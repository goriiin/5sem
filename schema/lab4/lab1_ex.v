==> flow/design.v <==
`timescale 1ns / 1ps
module lab1_ex(
   input rst,  
	input clk,  
	input count,  
	output wire cnt,  
	output wire[1:0] s_out  
	);
	localparam STATE0 = 2'b11;
	localparam STATE1 = 2'b00;
	localparam STATE2 = 2'b01;
	localparam STATE3 = 2'b10;
	reg[1:0]  s;
	wire[1:0]  sn;
	reg [20:0] counter;  
	wire dly_ovf;  
	wire dly_en; 
	assign s_out = s;
	always @(posedge clk)
		if(rst) 
			s <= STATE0;
		else 
			s <= sn;
	assign cnt = ~s[1];
	assign dly_en = ~s[0];
	assign sn[0] =  (dly_ovf & ~s[0]) | (count & ~s[1] & s[0]) | (~count & s[1] & s[0]);  
	assign sn[1] =  (s[1] & ~s[0]) | (~count & s[0]);  
	always @(posedge clk) 
		if(rst || (dly_en == 1'b0)) 
			counter <= 0;
		else
			counter <= counter + 1;
	assign dly_ovf = (counter == 2**20);  
endmodule
From RTL to reports: lab1_ex
The steps from the RTL of lab1_ex to its reports follow in flow order.
Lines are those of the file above, counted from 1.
Operators carry their Yosys type and port widths (W data, S select, Z words).
Cell names lack the library's common part.
{"block": "inputs", "top_module": "lab1_ex", "clock_port": "clk", "library": "sky130hd", "pvt_corner": "tt_025C_1v80"}

Elaborated design
Yosys after proc, flatten, opt, wreduce and memory -nomap, before mapping. Enables and synchronous resets that opt folds into registers are not counted as muxes. Memory bits, and registers merged into a memory's read port (data or address), are not among the register bits. Print and check cells are not counted. Equal cells are merged and count once.
{"block": "word_totals", "reg_bits": 23, "inputBits": 3, "out_inout_bits": 3}
{"block": "classes", "add_sub_neg": 1, "n_eq": 1, "n_logic": 13, "reduce_logical": 1}
{"block": "ops", "cell": "$add A21 B1 Y21 const B", "count": 1}
{"block": "ops", "cell": "$eq A21 B21 Y1 const B", "count": 1}
{"block": "ops", "cell": "$and A1 B1 Y1", "count": 7}
{"block": "ops", "cell": "$or A1 B1 Y1", "count": 3}
{"block": "ops", "cell": "$not A1 Y1", "count": 3}
{"block": "ops", "cell": "$logic_or A1 B1 Y1", "count": 1}

Longest topological paths
Yosys ltp: most cells in a row. Word level: on the elaborated netlist, between registers, memories and ports. Mapped: between sequential cells and ports; inverters and the memories' decode and read muxes count.
{"block": "depth", "depth_word": 5, "ABC_AREA": 0, "ltp_mapped": 6}

After synthesis
Source: synth_stat.txt of the flow (Yosys; design flattened, memories mapped). It holds for the ABC_AREA given above (unset counts as 0); a run with the other value may have another netlist.
{"block": "by_type", "cell": "dfxtp_1", "count": 23, "area_total_um2": 460.442}
{"block": "by_type", "cell": "xnor2_1", "count": 7, "area_total_um2": 61.309}
{"block": "by_type", "cell": "nor2_1", "count": 16, "area_total_um2": 60.058}
{"block": "by_type", "cell": "nand4_1", "count": 8, "area_total_um2": 50.048}
{"block": "by_type", "cell": "or3_1", "count": 7, "area_total_um2": 43.792}
{"block": "by_type", "cell": "xor2_1", "count": 5, "area_total_um2": 43.792}
{"block": "by_type", "cell": "o21ai_0", "count": 8, "area_total_um2": 40.038}
{"block": "by_type", "cell": "a21oi_1", "count": 7, "area_total_um2": 35.034}
{"block": "by_type", "cell": "nand3_1", "count": 7, "area_total_um2": 35.034}
{"block": "by_type", "cell": "and3_1", "count": 5, "area_total_um2": 31.28}
{"block": "by_type", "cell": "ha_1", "count": 2, "area_total_um2": 25.024}
{"block": "by_type", "cell": "nor4_1", "count": 4, "area_total_um2": 25.024}
{"block": "by_type", "cell": "nand4_4", "count": 1, "area_total_um2": 21.27}
{"block": "by_type", "cell": "nor4_4", "count": 1, "area_total_um2": 21.27}
{"block": "by_type", "cell": "nand2_1", "count": 5, "area_total_um2": 18.768}
{"block": "by_type", "cell": "nor4b_1", "count": 2, "area_total_um2": 17.517}
{"block": "by_type", "cell": "inv_1", "count": 4, "area_total_um2": 15.014}
{"block": "by_type", "cell": "nand4_2", "count": 1, "area_total_um2": 12.512}
Not listed: further types 12, cells in them 13.
{"block": "mapped", "cell_count": 126, "area_mm2": 0.0011073, "seq_area_mm2": 0.0004604, "flip_flops": 23, "buf_cells": 4}

Path before layout
Source: OpenSTA report_checks on the synthesized netlist (no wires, ideal clock, input and output delay 20% of the period each), path of least setup slack; recovery checks are left aside. Register names are those of the netlist, which keeps one name where synthesis merged equal registers.
{"block": "synth_path", "path_kind": "reg2reg", "startpoint": "register counter[0]", "endpoint": "register counter[18]", "clock_period_ns": 1.62, "setup_ns": 0.116, "t_first_pin_ns": 0.000, "arrival_ns": 1.393, "required_ns": 1.504, "setup_slack_ns": 0.110, "delay_ns": 1.509, "driving_pins": 6, "n_path_buf": 0, "synth_period_reached_ns": 1.51}
"delay_ns" = arrival - input delay + setup time.
"driving_pins" counts driving pins, that of a launching flip-flop among them; a cell with two outputs on the path counts twice.
"synth_period_reached_ns" = period - worst setup slack (recovery checks aside). The figure is calculated, with input and output delays left at 20% of the set period.
The rows between start and end are the longest chain of elaborated cells between them; the timing report does not say that the signal goes this way. Where chains are equally long, one stands for them.
A line is the first line of the expression or statement that the cell stems from. Yosys adds cells for indexed reads and writes and turns some case tables into memories.
{"block": "synth_via", "path_cell_list": "dfxtp_1 > ha_1 > nand3_2 > nor4_4 > a31oi_1 > a41o_1", "elab_chain_cells": 1, "cells_between": 1, "lines_between": 1, "classes_between": "add/sub (1)"}
{"block": "synth_rtl", "element": "from (decl)", "line_no": 15, "source": "reg [20:0] counter;"}
{"block": "synth_rtl", "element": "from (assign)", "line_no": 30, "source": "counter <= 0;"}
{"block": "synth_rtl", "element": "from (assign)", "line_no": 32, "source": "counter <= counter + 1;"}
{"block": "synth_rtl", "element": "$add A21 B1 Y21", "line_no": 32}
{"block": "synth_rtl", "element": "to (assign)", "line_no": 30}
{"block": "synth_rtl", "element": "to (assign)", "line_no": 32}
{"block": "synth_rtl", "element": "to (decl)", "line_no": 15}

Worst path after layout
From the final timing report of run A: the path of least setup slack in the routed layout; clock arrival at registers is part of the times.
{"block": "layout_path", "path_kind": "reg2out", "startpoint": "register s[0]", "endpoint": "output port s_out[0]", "clock_period_ns": 2.71, "out_delay_ns": 0.54, "t_first_pin_ns": 0.31, "arrival_ns": 1.37, "required_ns": 2.17, "setup_slack_ns": 0.80, "driving_pins": 2, "n_path_buf": 1}
{"block": "layout_via", "path_cell_list": "dfxtp_1 > clkdlybuf4s50_1", "elab_chain_cells": 0, "cells_between": 0, "lines_between": 0}
{"block": "layout_rtl", "element": "from (decl)", "line_no": 13, "source": "reg[1:0] s;"}
{"block": "layout_rtl", "element": "from (assign)", "line_no": 21, "source": "s <= STATE0;"}
{"block": "layout_rtl", "element": "from (assign)", "line_no": 23, "source": "s <= sn;"}
{"block": "layout_rtl", "element": "to (decl)", "line_no": 7, "source": "output wire[1:0] s_out"}

Ticket comment

Measured results for lab1_ex: 2 stored runs of the Yosys and OpenROAD flow on sky130hd. The settings differ; the order carries no meaning. The constraints put input and output delay at 20% of the set period each and load the outputs with 0.01 pF.
"achievedPeriod_ns" is the run's clock period less its worst setup slack. It is reckoned from that one timing run; input and output delays stay at 20% of the period that was set.
"timing.worst_path_ns" means the part of the period allowed to the worst setup path (the constraints hold back 20% at inputs and 20% at outputs) less its slack; where the path has registers, the arrival times of their clocks count too.
"final_power_uw" rests on the timing tool's default activity at the inputs, not on a simulated workload.

{"run": "run A", "settings": { "period_ns": 2.71, "CORE_UTILIZATION": 61, "SETUP_SLACK_MARGIN": -0.15, "PLACE_DENSITY_LB_ADDON": 0.21, "CORE_ASPECT_RATIO": 0.68, "CTS_CLUSTER_SIZE": 23, "CTS_CLUSTER_DIAMETER": 309, "CAP_MARGIN": 30, "CORE_MARGIN": 2, "SLEW_MARGIN": 20 }, "results": { "final_util_pct": 71.4, "design.die.area_mm2": 0.0021784, "timing.worst_path_ns": 1.37, "worstPathKind": "reg2out", "hold_worst_slack_ns": 0.501, "setup_worst_slack_ns": 0.800, "cell_area_final_mm2": 0.0011899, "achievedPeriod_ns": 1.910, "final_power_uw": 539.7, "fin_tns_ns": 0.000, "post_synth_area_mm2": 0.0011073 }}
{"run": "run B", "settings": { "period_ns": 2.56, "CAP_MARGIN": 20, "CORE_MARGIN": 2, "CORE_UTILIZATION": 40, "SLEW_MARGIN": 20 }, "results": { "final_util_pct": 44.8, "design.die.area_mm2": 0.0032053, "timing.worst_path_ns": 1.35, "worstPathKind": "reg2out", "hold_worst_slack_ns": 0.492, "setup_worst_slack_ns": 0.695, "cell_area_final_mm2": 0.0012037, "achievedPeriod_ns": 1.865, "final_power_uw": 571.6, "fin_tns_ns": 0.000, "post_synth_area_mm2": 0.0011073 }}
